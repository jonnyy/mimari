==> flow/design.v <==
parameter
    reset = 52'h8000000000000,
    intLoad = 52'h4000000000000,
    intCheck = 52'h2000000000000,
    fetch0 = 52'h1000000000000,
    fetch1 = 52'h0800000000000,
    fetch2 = 52'h0400000000000,
    sub0 = 52'h0200000000000,
    sub1 = 52'h0100000000000,
    sub2 = 52'h0080000000000,
    sub3 = 52'h0040000000000,
    sub4 = 52'h0020000000000,
    sub5 = 52'h0010000000000,
    sub6 = 52'h0008000000000,
    sub7 = 52'h0004000000000,
    sub8 = 52'h0002000000000,
    isr = 52'h0001000000000,
    alu0 = 52'h0000800000000,
    aluImmed = 52'h0000400000000,
    alu1 = 52'h0000200000000,
    alu2 = 52'h0000100000000,
    load0 = 52'h0000080000000,
    loadImmed = 52'h0000040000000,
    load1 = 52'h0000020000000,
    load2 = 52'h0000010000000,
    store0 = 52'h0000008000000,
    lmask = 52'h0000004000000,
    branch0 = 52'h0000002000000,
    branchImmed = 52'h0000001000000,
    branch1 = 52'h0000000800000,
    branch2 = 52'h0000000400000,
    jump0 = 52'h0000000200000,
    jumpImmed = 52'h0000000100000,
    jump1 = 52'h0000000080000,
    jump2 = 52'h0000000040000,
    in0 = 52'h0000000020000,
    in1 = 52'h0000000010000,
    in2 = 52'h0000000008000,
    out0 = 52'h0000000004000,
    out1 = 52'h0000000002000,
    out2 = 52'h0000000001000,
    ret0 = 52'h0000000000800,
    ret1 = 52'h0000000000400,
    ret2 = 52'h0000000000200,
    ret3 = 52'h0000000000100,
    ret4 = 52'h0000000000080,
    ret5 = 52'h0000000000040,
    ret6 = 52'h0000000000020,
    ret7 = 52'h0000000000010,
    ret8 = 52'h0000000000008,
    ret9 = 52'h0000000000004,
    ret10 = 52'h0000000000002,
    ret11 = 52'h0000000000001;
`timescale 1ns / 1ps
module DMCache(cntrl, clk, addr, dataIn, dataOut, isHit, isClean, dataOutRAM, addrOutRAM, hitCleanTEMP);
	parameter blocksize = 1;
	parameter ramWidth = 8;  
	parameter addrWidth = 8;
	parameter lineSize = 13;  
	parameter blockAddrBits = 4;
	input [1:0] cntrl;
	input clk;
	input [ramWidth-1:0] addr, dataIn;  
	output reg[ramWidth-1:0] dataOut;
	output reg isHit, isClean;
	output reg [ramWidth-1:0] dataOutRAM;
	output reg [addrWidth-1:0] addrOutRAM;
	output reg [1:0] hitCleanTEMP;
	integer i;  
	reg [lineSize-1:0] regArray [(2**blockAddrBits)-1:0];
	initial begin
		for(i=0; i<2**blockAddrBits; i=i+1)
			regArray[i] = 0; 
	end
	always @(negedge(clk)) begin
		case(cntrl) 
			2'b00: begin  
				for(i=0; i<2**blockAddrBits; i=i+1)
				begin
					regArray[i] <= 0;
				end
			end	
			2'b01: begin  
				if(regArray[addr[blockAddrBits-1:0]][lineSize-2:ramWidth] == addr[ramWidth-1:blockAddrBits]) begin  
					isHit <= 1'b1;
				end
				else begin  
					isHit <= 1'b0;
				end
				isClean <= ~regArray[addr[blockAddrBits-1:0]][lineSize-1];
				addrOutRAM <= {regArray[addr[blockAddrBits-1:0]][lineSize-2:ramWidth], addr[blockAddrBits-1:0]};
				dataOutRAM <= regArray[addr[blockAddrBits-1:0]][ramWidth-1:0];
			end
			2'b10: begin  
				dataOut <= regArray[addr[blockAddrBits-1:0]][ramWidth-1:0];
			end
			2'b11: begin  
				regArray[addr[blockAddrBits-1:0]] <= {1'b1, addr[addrWidth-1:blockAddrBits], dataIn};
			end
		endcase
		hitCleanTEMP <= {isHit, isClean};
	end
endmodule
Reports on DMCache

Tool output for the design above, in the order of the flow.
Line numbers count from 1 in the design file above.
Cell names lack the library's common part.
The mark n/a stands for no value.

Design top: DMCache
Clock: clk
Standard-cell library: sky130hd
Library corner: tt_025C_1v80

Word level

Yosys after proc, flatten, opt, wreduce and memory -nomap, before mapping. Enables and synchronous resets that opt folds into registers are not counted as muxes. Memory bits, and registers merged into a memory's read port (data or address), are not among the register bits. Print and check cells are not counted. Equal cells are merged and count once.
Yosys's memory passes give these memory sizes; they may raise the number of words (mostly to a power of two), join words into wider ones and drop unused or constant bits.

Equal/unequal tests: 4
Mux-type cells: 5
Bitwise gates (word level): 1
Reductions and logical operators: 3

Operators by type and width:

| kind                                                           | number |
| 13-bit 2-to-1 mux                                              | 1 |
| 3-bit OR reduction                                             | 2 |
| 2-bit equality test with constant B                            | 2 |
| 4-bit equality test                                            | 1 |
| 4-bit 2-to-1 mux                                               | 1 |
| 1-bit parallel mux with 2-bit select                           | 2 |
| 2-bit by 1-bit equality test with 1-bit output with constant B | 1 |
| 2-bit zero test                                                | 1 |
| 1-bit inverter                                                 | 1 |
| 1-bit 2-to-1 mux                                               | 1 |

Register bits after elaboration: 28
RAM bits: 208
Memories kept: 1
Bits of input ports: 19
Output and inout bits: 28
Word-level cells: 20

Memories:

| memory   | depth | width | line | text |
| regArray | 16    | 13    | 70   | `reg [lineSize-1:0] regArray [(2**blockAddrBits)-1:0];` |

Depth

Yosys ltp: most cells in a row. Word level: on the elaborated netlist, between registers, memories and ports. Mapped: between sequential cells and ports; inverters and the memories' decode and read muxes count.

Word-level depth: 3
ABC_AREA: 0
Mapped depth: 8
Mapped depth without buffers: 5

After synthesis

Source: synth_stat.txt of the flow (Yosys; design flattened, memories mapped). It holds for the ABC_AREA given above (unset counts as 0); a run with the other value may have another netlist.
Totals and module areas in this step are rounded.

Mapped cells: 653
Chip area (Yosys): 10000 µm²
Sequential part of the area: 6900 µm²
Flip-flop cells: 236
Buffer cells: 55

Cell types:

| type     | number | total area (µm²) |
| edfxtp_1 | 218    | 6.55E+03 |
| mux4_2   | 57     | 1.28E+03 |
| and2_1   | 194    | 1.21E+03 |
| dfxtp_1  | 18     | 360.346 |
| clkbuf_1 | 44     | 165.158 |
| a21o_1   | 16     | 120.115 |
| mux2i_1  | 10     | 100.096 |
| a22oi_1  | 8      | 60.058 |
| o21ai_0  | 12     | 60.058 |
| nor2_1   | 15     | 56.304 |
| buf_4    | 5      | 37.536 |
| nand2b_1 | 6      | 37.536 |
| nor2b_1  | 6      | 37.536 |
| or3_1    | 5      | 31.28 |
| nor3_1   | 5      | 25.024 |
| buf_6    | 2      | 22.522 |
| a21oi_1  | 4      | 20.019 |
| and4b_1  | 2      | 20.019 |

Not listed: further types 12, cells in them 26.

Subject: flow runs of DMCache

Hi,

Settings and measured results of 2 stored flow runs for module DMCache (sky130hd), not sorted in any way. The constraints put input and output delay at 20% of the set period each and load the outputs with 0.01 pF.
The results are shown rounded.
A setting shown as n/a is not set for that run.
Results: n/a = not shown.

| item                               | run A | run B |
| period_ns                          | 7.07  | 4.13  |
| CORE_UTILIZATION                   | 64    | 56    |
| SETUP_SLACK_MARGIN                 | -0.39 | 0.9   |
| PLACE_DENSITY_LB_ADDON             | 0.18  | n/a   |
| HOLD_SLACK_MARGIN                  | 0.29  | n/a   |
| CORE_ASPECT_RATIO                  | 0.64  | n/a   |
| CELL_PAD_IN_SITES_DETAIL_PLACEMENT | 0     | 1     |
| ABC_AREA                           | 0     | 1     |
| GPL_TIMING_DRIVEN                  | 1     | n/a   |
| GPL_ROUTABILITY_DRIVEN             | 0     | n/a   |
| CTS_CLUSTER_DIAMETER               | 174   | 378   |
| CAP_MARGIN                         | 35    | 10    |
| SLEW_MARGIN                        | 40    | 20    |
| CORE_MARGIN                        | 2     | 2     |
| PLACE_DENSITY                      | n/a   | 0.94  |
| MIN_ROUTING_LAYER                  | n/a   | met2  |
| cell area after synthesis (µm²)    | 10000 | n/a   |
| die outline area (µm²)             | 17000 | n/a   |
| final design utilization (%)       | 82    | n/a   |
| lowest setup slack (ps)            | 420   | n/a   |
| summed negative setup slack (ps)   | 0     | n/a   |

Run B: not finished: clock tree synthesis ended with error DPL-0033

Regards
